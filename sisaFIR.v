==> flow/design.v <==
module sisaFIR(
  input         clock,
  input         reset,
  input  [63:0] io_in,
  output [63:0] io_out
);
  reg [63:0] z1;  
  reg [63:0] z2;  
  reg [63:0] z3;  
  reg [63:0] z4;  
  reg [63:0] z5;  
  reg [63:0] z6;  
  reg [63:0] z7;  
  reg [63:0] z8;  
  reg [63:0] z9;  
  wire [66:0] _T = io_in * 64'h5;  
  wire [67:0] _T_1 = z1 * 64'hc;  
  wire [67:0] _GEN_0 = {{1'd0}, _T};  
  wire [67:0] _T_3 = _GEN_0 + _T_1;  
  wire [68:0] _T_4 = z2 * 64'h1e;  
  wire [68:0] _GEN_1 = {{1'd0}, _T_3};  
  wire [68:0] _T_6 = _GEN_1 + _T_4;  
  wire [69:0] _T_7 = z3 * 64'h32;  
  wire [69:0] _GEN_2 = {{1'd0}, _T_6};  
  wire [69:0] _T_9 = _GEN_2 + _T_7;  
  wire [69:0] _T_10 = z4 * 64'h3f;  
  wire [69:0] _T_12 = _T_9 + _T_10;  
  wire [69:0] _T_13 = z5 * 64'h3f;  
  wire [69:0] _T_15 = _T_12 + _T_13;  
  wire [69:0] _T_16 = z6 * 64'h32;  
  wire [69:0] _T_18 = _T_15 + _T_16;  
  wire [68:0] _T_19 = z7 * 64'h1e;  
  wire [69:0] _GEN_3 = {{1'd0}, _T_19};  
  wire [69:0] _T_21 = _T_18 + _GEN_3;  
  wire [67:0] _T_22 = z8 * 64'hc;  
  wire [69:0] _GEN_4 = {{2'd0}, _T_22};  
  wire [69:0] _T_24 = _T_21 + _GEN_4;  
  wire [66:0] _T_25 = z9 * 64'h5;  
  wire [69:0] _GEN_5 = {{3'd0}, _T_25};  
  wire [69:0] _T_27 = _T_24 + _GEN_5;  
  assign io_out = _T_27[63:0];  
  always @(posedge clock) begin
    z1 <= io_in;  
    z2 <= z1;  
    z3 <= z2;  
    z4 <= z3;  
    z5 <= z4;  
    z6 <= z5;  
    z7 <= z6;  
    z8 <= z7;  
    z9 <= z8;  
  end
endmodule
Tool chain data of sisaFIR
Tool output for the design above, in the order of the flow.
Line numbers count from 1 in the design file above.
Operators carry their Yosys type and port widths (W data, S select, Z words).
Cell names lack the library's common part.
{ "inputs": {"design": "sisaFIR", "clock_port": "clock", "library": "sky130hd", "corner": "tt_025C_1v80"} }

After elaboration
Counts by Yosys on the flattened word-level netlist (proc, flatten, opt, wreduce; memories kept). Register bits leave out memories and registers merged into their read ports (data or address); mux counts leave out enables and synchronous resets folded into registers. Print and check cells are left out. Cells with the same type and inputs are merged into one.
{ "bits": {"elab_cells": 28, "register_bits": 576} }
{ "classes": {"multipliers": 10, "n_addsub": 9} }
{ "op_table": {"columns": ["cell", "n"], "rows": [
  ["$mul A64 B6 Y64 const B", 2],
  ["$mul A64 B5 Y63 const B", 2],
  ["$add A64 B64 Y64", 9],
  ["$mul A64 B4 Y63 const B", 2],
  ["$mul A64 B3 Y64 const B", 2],
  ["$mul A64 B2 Y62 const B", 2]
]} }

Depth
Depth = most cells in a row (Yosys ltp): at word level without a register or memory, in the mapped netlist without a sequential cell, where the memories' decode and read muxes count.
{ "depth": {"ltp_word": 10, "ABC_AREA": 0, "mapped_depth": 46, "ltp_nobuf": 45} }

Netlist
Source: synth_stat.txt of the flow (Yosys; design flattened, memories mapped). It holds for the ABC_AREA given above (unset counts as 0); a run with the other value may have another netlist.
The area totals of this step are shown rounded.
{ "by_type": {"columns": ["cell", "n", "type_area_um2"], "rows": [
  ["fa_1", 1438, 2.88E+04],
  ["dfxtp_1", 576, 1.15E+04],
  ["ha_1", 802, 1E+04],
  ["inv_1", 2262, 8.49E+03],
  ["xnor2_1", 269, 2356.01],
  ["a21o_1", 275, 2064.48],
  ["a21oi_1", 392, 1.96E+03],
  ["xor2_1", 181, 1585.27],
  ["o21ai_0", 191, 955.917],
  ["nor2_1", 181, 679.402],
  ["nand2_1", 178, 668.141],
  ["o21bai_1", 70, 525.504],
  ["o21a_1", 57, 427.91],
  ["nand2b_1", 58, 362.848],
  ["nand4_1", 56, 350.336],
  ["nand3_1", 66, 330.317],
  ["nor2b_1", 45, 281.52],
  ["a31oi_1", 34, 212.704]
]} }
Other cell types: 68; their cells: 410.
{ "synth_totals": {"buffers": 47, "ffs": 576, "yosys_area_um2": 74600, "cell_count": 7541} }

Timing after synthesis
Source: OpenSTA report_checks on the synthesized netlist (no wires, ideal clock, input and output delay 20% of the period each), path of least setup slack; recovery checks are left aside. Register names are those of the netlist, which keeps one name where synthesis merged equal registers.
{ "synth_path": {"path_type": "register to output", "startpoint": "reg z6[10]", "endpoint": "out io_out[60]", "required_time_ns": 10.080, "path_stages": 47, "arrival_ns": 10.494, "delay_ns": 10.494, "setup_slack_ns": -0.414, "clock_period_ns": 12.6, "synth_period_reached_ns": 13.014} }
"delay_ns" = arrival - input delay + setup time.
At an output port there is no setup time.
"path_stages" counts driving pins, that of a launching flip-flop among them; a cell with two outputs on the path counts twice.
"synth_period_reached_ns" = period - worst setup slack (recovery checks aside). The figure is calculated, with input and output delays left at 20% of the set period.
The rows between start and end are the longest chain of elaborated cells between them; the timing report does not say that the signal goes this way. Where chains are equally long, one stands for them.
A line is the first line of the expression or statement that the cell stems from. Yosys adds cells for indexed reads and writes and turns some case tables into memories.
{ "synth_via": {"cell_sequence": "dfxtp_1 -> ha_1 -> ha_1 -> inv_1 -> fa_1 -> inv_1 -> ha_1 -> a21o_1 -> o21ai_0 -> nor2b_1 -> a21oi_1 -> o21bai_1 -> a21boi_0 -> o21ai_0 -> a21boi_0 -> o31a_1 -> o21a_1 -> nor2_1 -> (+11 left out) -> inv_1 -> fa_1 -> inv_1 -> ha_1 -> clkbuf_1 -> a21o_1 -> a21o_1 -> a221o_1 -> a21o_1 -> a2111oi_2 -> nor2_1 -> o21ai_1 -> and4_1 -> o21ai_1 -> o41a_1 -> a21o_1 -> a21oi_1 -> xnor2_1", "elab_chain_len": 5} }
{ "synth_lines": {"columns": ["element", "line_no", "rtl"], "rows": [
  ["start: declaration", 12, "reg [63:0] z6;"],
  ["start: assignment", 48, "z6 <= z5;"],
  ["$mul A64 B5 Y63", 30, "wire [69:0] _T_16 = z6 * 64'h32;"],
  ["$add A64 B64 Y64", 31, "wire [69:0] _T_18 = _T_15 + _T_16;"],
  ["$add A64 B64 Y64", 34, "wire [69:0] _T_21 = _T_18 + _GEN_3;"],
  ["$add A64 B64 Y64", 37, "wire [69:0] _T_24 = _T_21 + _GEN_4;"],
  ["$add A64 B64 Y64", 40, "wire [69:0] _T_27 = _T_24 + _GEN_5;"],
  ["end: declaration", 5, "output [63:0] io_out"]
]} }

Path in the finished layout
From the final timing report of run A: the path of least setup slack in the routed layout; clock arrival at registers is part of the times.
{ "layout_path": {"path_type": "register to output", "startpoint": "reg z3[5]", "endpoint": "out io_out[60]", "required_time_ns": 10.96, "clock_period_ns": 13.7, "path_stages": 49, "arrival_ns": 11.89, "setup_slack_ns": -0.93} }
The rows between start and end are the longest chain of elaborated cells between them; the timing report does not say that the signal goes this way. Where chains are equally long, one stands for them.
{ "layout_via": {"cell_sequence": "dfxtp_4 -> ha_4 -> ha_4 -> inv_2 -> fa_1 -> inv_2 -> ha_4 -> a21o_1 -> buf_6 -> a211oi_2 -> nor2_1 -> o41ai_4 -> o31a_1 -> a211oi_2 -> o311ai_2 -> a21o_1 -> a21oi_2 -> o41ai_2 -> (+13 left out) -> fa_1 -> inv_2 -> ha_4 -> buf_6 -> a21o_1 -> a21o_1 -> a221o_1 -> a21o_1 -> a2111oi_4 -> nor2_4 -> o21ai_4 -> and4_4 -> o21ai_4 -> o41a_1 -> a21o_1 -> a21oi_2 -> xnor2_1 -> buf_2", "elab_chain_len": 8} }
{ "layout_lines": {"columns": ["element", "line_no", "rtl"], "rows": [
  ["start: declaration", 9, "reg [63:0] z3;"],
  ["start: assignment", 45, "z3 <= z2;"],
  ["$mul A64 B5 Y63", 23, "wire [69:0] _T_7 = z3 * 64'h32;"],
  ["$add A64 B64 Y64", 25, "wire [69:0] _T_9 = _GEN_2 + _T_7;"],
  ["$add A64 B64 Y64", 27, "wire [69:0] _T_12 = _T_9 + _T_10;"],
  ["$add A64 B64 Y64", 29, "wire [69:0] _T_15 = _T_12 + _T_13;"],
  ["$add A64 B64 Y64", 31, "wire [69:0] _T_18 = _T_15 + _T_16;"],
  ["$add A64 B64 Y64", 34, "wire [69:0] _T_21 = _T_18 + _GEN_3;"],
  ["$add A64 B64 Y64", 37, "wire [69:0] _T_24 = _T_21 + _GEN_4;"],
  ["$add A64 B64 Y64", 40, "wire [69:0] _T_27 = _T_24 + _GEN_5;"],
  ["end: declaration", 5, "output [63:0] io_out"]
]} }

Settings and measured results of 2 stored flow runs for module sisaFIR (sky130hd), not sorted in any way. The constraints put input and output delay at 20% of the set period each and load the outputs with 0.01 pF.
"worst path time" is the time allowed to the run's worst setup path (the clock period less input and output delay, where it has them) less its slack. Clock arrival times count: a late capture clock shortens it, a late launch clock lengthens it.
The measured numbers are rounded.

==> run A: settings <==
{ "period_ns": 13.7, "CAP_MARGIN": 20, "CORE_MARGIN": 2, "CORE_UTILIZATION": 40, "SLEW_MARGIN": 20 }
==> run A: results <==
cell area after synthesis: 74600 um2
full die area: 190000 um2
standard-cell area after layout: 92600 um2
worst setup slack after layout: -0.927 ns
setup TNS: -10.0 ns
worst path time: 11.89 ns
worst setup path kind: register to output

==> run B: settings <==
{ "period_ns": 14.3, "CORE_UTILIZATION": 43, "SETUP_SLACK_MARGIN": 2.13, "PLACE_DENSITY": 0.71, "CORE_MARGIN": 6, "ABC_AREA": 0, "GPL_TIMING_DRIVEN": 1, "GPL_ROUTABILITY_DRIVEN": 0, "CTS_CLUSTER_DIAMETER": 183, "CAP_MARGIN": 30, "MAX_ROUTING_LAYER": "met5", "SLEW_MARGIN": 20 }
==> run B: results <==
cell area after synthesis: 74600 um2
full die area: 184000 um2
standard-cell area after layout: 89100 um2
worst setup slack after layout: -0.519 ns
setup TNS: -3.07 ns
worst path time: 11.96 ns
worst setup path kind: register to output
